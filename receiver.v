==> flow/design.v <==
module ParityChecker (
    input wire [14:0] data,  
    output reg parity        
);
    always @* begin
        parity = ^data;  
    end
endmodule
module Crc (
    input wire [14:0] crccheck,   
    input wire clk,               
    input wire reset,             
    output reg [3:0] temp         
);
    reg A, B, C, D;   
    reg [3:0] cnt;    
    always @(posedge clk or posedge reset) begin
        if (reset) begin
            A <= 0;
            B <= 0;
            C <= 0;
            D <= 0;
            cnt <= 0;
            temp <= 4'b0000;   
        end else if (cnt < 15) begin
            D <= C;
            C <= B;
            B <= A ^ D;
            A <= crccheck[14 - cnt] ^ D;
            cnt <= cnt + 1;
        end
    end
    always @* begin
        temp = {D, C, B, A};   
    end
endmodule
module receiver (
    input wire [14:0] data_re,   
    input wire clk,              
    input wire reset,            
    output reg [14:0] data_out,  
    output reg error             
);
    wire [3:0] temp;          
    wire computed_parity;     
    reg [14:0] data_temp;     
    Crc crc_inst (
        .crccheck(data_re),
        .clk(clk),
        .reset(reset),
        .temp(temp)
    );
    ParityChecker parity_checker_inst (
        .data(data_re),
        .parity(computed_parity)
    );
    always @(posedge clk or posedge reset) begin
        if (reset) begin
            data_out <= 15'b0;   
            data_temp <= 15'b0;  
            error <= 0;          
        end else begin
            if (computed_parity == 1'b1) begin
                error <= 1;  
                data_temp <= data_re;   
                case (temp)
                    4'b0001: data_temp[0] <= ~data_re[0];
                    4'b0010: data_temp[1] <= ~data_re[1];
                    4'b0011: data_temp[4] <= ~data_re[4];
                    4'b0100: data_temp[2] <= ~data_re[2];
                    4'b0101: data_temp[8] <= ~data_re[8];
                    4'b0110: data_temp[5] <= ~data_re[5];
                    4'b0111: data_temp[10] <= ~data_re[10];
                    4'b1000: data_temp[3] <= ~data_re[3];
                    4'b1001: data_temp[14] <= ~data_re[14];
                    4'b1010: data_temp[9] <= ~data_re[9];
                    4'b1011: data_temp[7] <= ~data_re[7];
                    4'b1100: data_temp[6] <= ~data_re[6];
                    4'b1101: data_temp[13] <= ~data_re[13];
                    4'b1110: data_temp[11] <= ~data_re[11];
                    4'b1111: data_temp[12] <= ~data_re[12];
                    default: data_temp <= data_re;  
                endcase
                data_out <= data_temp;   
            end else begin
                error <= 0;
                data_out <= data_re;  
            end
        end
    end
endmodule
---- Tool chain data of receiver ----
The steps from the RTL of receiver to its reports follow in flow order.
Line numbers count from 1 in the design file above.
Library cell names are shortened.
Not given: n/a
inputs
  top module .............................. receiver
  clock input ............................. clk
  library ................................. sky130hd
  library corner .......................... tt_025C_1v80

---- Word level ----
Yosys after proc, flatten, opt, wreduce and memory -nomap, before mapping. Enables and synchronous resets that opt folds into registers are not counted as muxes. Memory bits, and registers merged into a memory's read port (data or address), are not among the register bits. Print and check cells are not counted. Equal cells are merged and count once.
storage and ports
  register bits after elaboration ......... 31
  bits of input ports ..................... 17
  output and inout port bits .............. 16
  word-level cells ........................ 20
operators by class
  multiplexer cells ....................... 2
  reduce/logical cells .................... 1
operators with widths
  operator              number
  15-bit XOR reduction  1
  15-bit 2-to-1 mux     1
  1-bit 2-to-1 mux      1

---- Longest topological paths ----
Yosys ltp: most cells in a row. Word level: on the elaborated netlist, between registers, memories and ports. Mapped: between sequential cells and ports; inverters and the memories' decode and read muxes count.
depth
  word-level depth ........................ 2
  ABC_AREA ................................ 0
  depth in mapped cells ................... 5
  gate-level depth less buffers ........... 4

---- Netlist ----
Source: synth_stat.txt of the flow (Yosys; design flattened, memories mapped). It holds for the ABC_AREA given above (unset counts as 0); a run with the other value may have another netlist.
The area totals of this step are shown rounded.
cell types
  type     number
  dfrtp_1  31
  mux2_4   29
  xnor2_1  7
  xnor3_1  2
  buf_6    3
  xnor3_2  1
  mux2_2   1
  xor2_1   1
  inv_1    1
synthesis totals
  standard cells after synthesis .......... 76
  synthesis area .......................... 0.0014 mm²
  area of sequential cells ................ 0.00078 mm²
  flip-flops .............................. 31
  buffers ................................. 3
By module: a second synthesis without flattening, with its own total; a netlist apart from the flattened one above.
second synthesis, totals
  cells (unflattened synthesis) ........... 132
  area (unflattened synthesis) ............ 0.0017 mm²
Each row is one instance without its submodules.
modules
  module         instances  cells  area (mm²)
  receiver       1          116    0.0015
  ParityChecker  1          11     0.00014
  Crc            1          5      0.000034

---- Path before layout ----
OpenSTA on the mapped netlist: ideal clock, no wires. The path of least setup slack (recovery checks aside). Input and output delay are each 20% of the period. Register names are those of the netlist, which keeps one name where synthesis merged equal registers.
timing path after synthesis
  kind .................................... in2reg
  start ................................... input data_re[3]
  end ..................................... register data_out[0]
  clock period ............................ 2,480 ps
  input delay ............................. 496 ps
  arrival ................................. 1,823 ps
  data required time ...................... 2,355 ps
  setup slack ............................. 532 ps
  delay of the path ....................... 1,452 ps
  stages on the path ...................... 5
  buffers on the path ..................... 1
  synthesis period reached ................ 1,948 ps
"delay of the path" is the arrival time less input delay plus setup time.
"stages on the path" counts driving pins, that of a launching flip-flop among them; a cell with two outputs on the path counts twice.
"synthesis period reached" = period - worst setup slack (recovery checks aside). The figure is calculated, with input and output delays left at 20% of the set period.
Between the ends stands the longest chain of elaborated cells between them, by number of cells; it is not shown to be the way that was timed. Of several equally long chains one is given.
Each line given opens the expression or statement behind the cell; cells for indexed reads and writes are added by Yosys, which also makes memories of some case tables.
A register here has more assigning lines than the two given.
between the ends, after synthesis
  cells stage by stage .................... xnor3_1 xnor3_1 xnor3_2 buf_6 mux2_4
  length of the longest elaborated chain .. 2
  elaborated cells between the ends (all ways) .. 2
  RTL lines with such cells ............... 2
ends and longest elaborated chain, after synthesis
  what                  RTL line  RTL
  start: declaration    38        input wire [14:0] data_re,
  15-bit XOR reduction  6         parity = ^data;
  15-bit 2-to-1 mux     63        if (computed_parity == 1'b1) begin
  end: assignment       84        data_out <= data_temp;
  end: assignment       87        data_out <= data_re;
  end: declaration      41        output reg [14:0] data_out,

---- Timing after layout ----
Path of least setup slack in the final report of run A (OpenROAD, finished layout, wires in). Where an end is a register, its clock arrival counts in the times.
The report prints the path's times to 10 ps; the period is as set.
timing path post-layout
  kind .................................... in2reg
  start ................................... input data_re[3]
  end ..................................... register data_temp[5]
  clock period ............................ 2,570 ps
  input delay ............................. 510 ps
  arrival ................................. 2,470 ps
  data required time ...................... 2,730 ps
  setup slack ............................. 260 ps
  stages on the path ...................... 6
  buffers on the path ..................... 2
Between the ends stands the longest chain of elaborated cells between them, by number of cells; it is not shown to be the way that was timed. Of several equally long chains one is given.
A register here has more assigning lines than the two given.
between the ends, post-layout
  cells stage by stage .................... clkdlybuf4s50_1 xnor3_1 xnor3_1 xnor3_2 buf_6 mux2_4
  length of the longest elaborated chain .. 1
  elaborated cells between the ends (all ways) .. 1
  RTL lines with such cells ............... 1
ends and longest elaborated chain, post-layout
  what                  RTL line  RTL
  start: declaration    38        input wire [14:0] data_re,
  15-bit XOR reduction  6         parity = ^data;
  end: assignment       65        data_temp <= data_re;
  end: assignment       72        4'b0110: data_temp[5] <= ~data_re[5];
  end: declaration      46        reg [14:0] data_temp;

Stored flow runs of receiver (2 of them; Yosys, OpenROAD, sky130hd). They differ in their settings and are not a sequence. Constraints: input delay and output delay 20% of the set period each, output load 0.01 pF.
"clock period achieved" = clock period - worst setup slack. The figure is calculated, with input and output delays left at 20% of the set period.
"worst path time" is the time allowed to the run's worst setup path (the clock period less input and output delay, where it has them) less its slack. Clock arrival times count: a late capture clock shortens it, a late launch clock lengthens it.
"total power after layout": no workload was simulated; the value follows from the tool's default switching activity.
"worst path time" is given in steps of 10 ps.
Measured values are rounded.

---- run A ----
settings
  period_ns = 2.57
  CORE_UTILIZATION = 35
  SETUP_SLACK_MARGIN = -0.11
  PLACE_DENSITY = 0.61
  CORE_ASPECT_RATIO = 0.62
  CORE_MARGIN = 3
  ABC_AREA = 0
  GPL_TIMING_DRIVEN = 0
  CTS_CLUSTER_DIAMETER = 308
  CAP_MARGIN = 10
  SLEW_MARGIN = 30
  MIN_ROUTING_LAYER = met2
  MAX_ROUTING_LAYER = met4
results
  setup TNS ............................... 0 ps
  lowest hold slack ....................... 500 ps
  standard-cell area after layout ......... 0.0019 mm²
  total power after layout ................ 2.6 mW
  worst path time ......................... 1,800 ps
  critical path type ...................... in2reg
  worst slack on setup checks ............. 260 ps
  final utilization ....................... 51%
  netlist area reported by Yosys .......... 0.0014 mm²
  clock period achieved ................... 2,310 ps
  total die area .......................... 0.0048 mm²

---- run B ----
settings
  period_ns = 2.01
  SETUP_SLACK_MARGIN = 0.15
  CAP_MARGIN = 20
  CORE_MARGIN = 2
  CORE_UTILIZATION = 40
  SLEW_MARGIN = 20
results
  setup TNS ............................... 0 ps
  lowest hold slack ....................... 330 ps
  standard-cell area after layout ......... 0.002 mm²
  total power after layout ................ 3.6 mW
  worst path time ......................... 1,470 ps
  critical path type ...................... in2reg
  worst slack on setup checks ............. 140 ps
  final utilization ....................... 61%
  netlist area reported by Yosys .......... 0.0014 mm²
  clock period achieved ................... 1,873 ps
  total die area .......................... 0.004 mm²
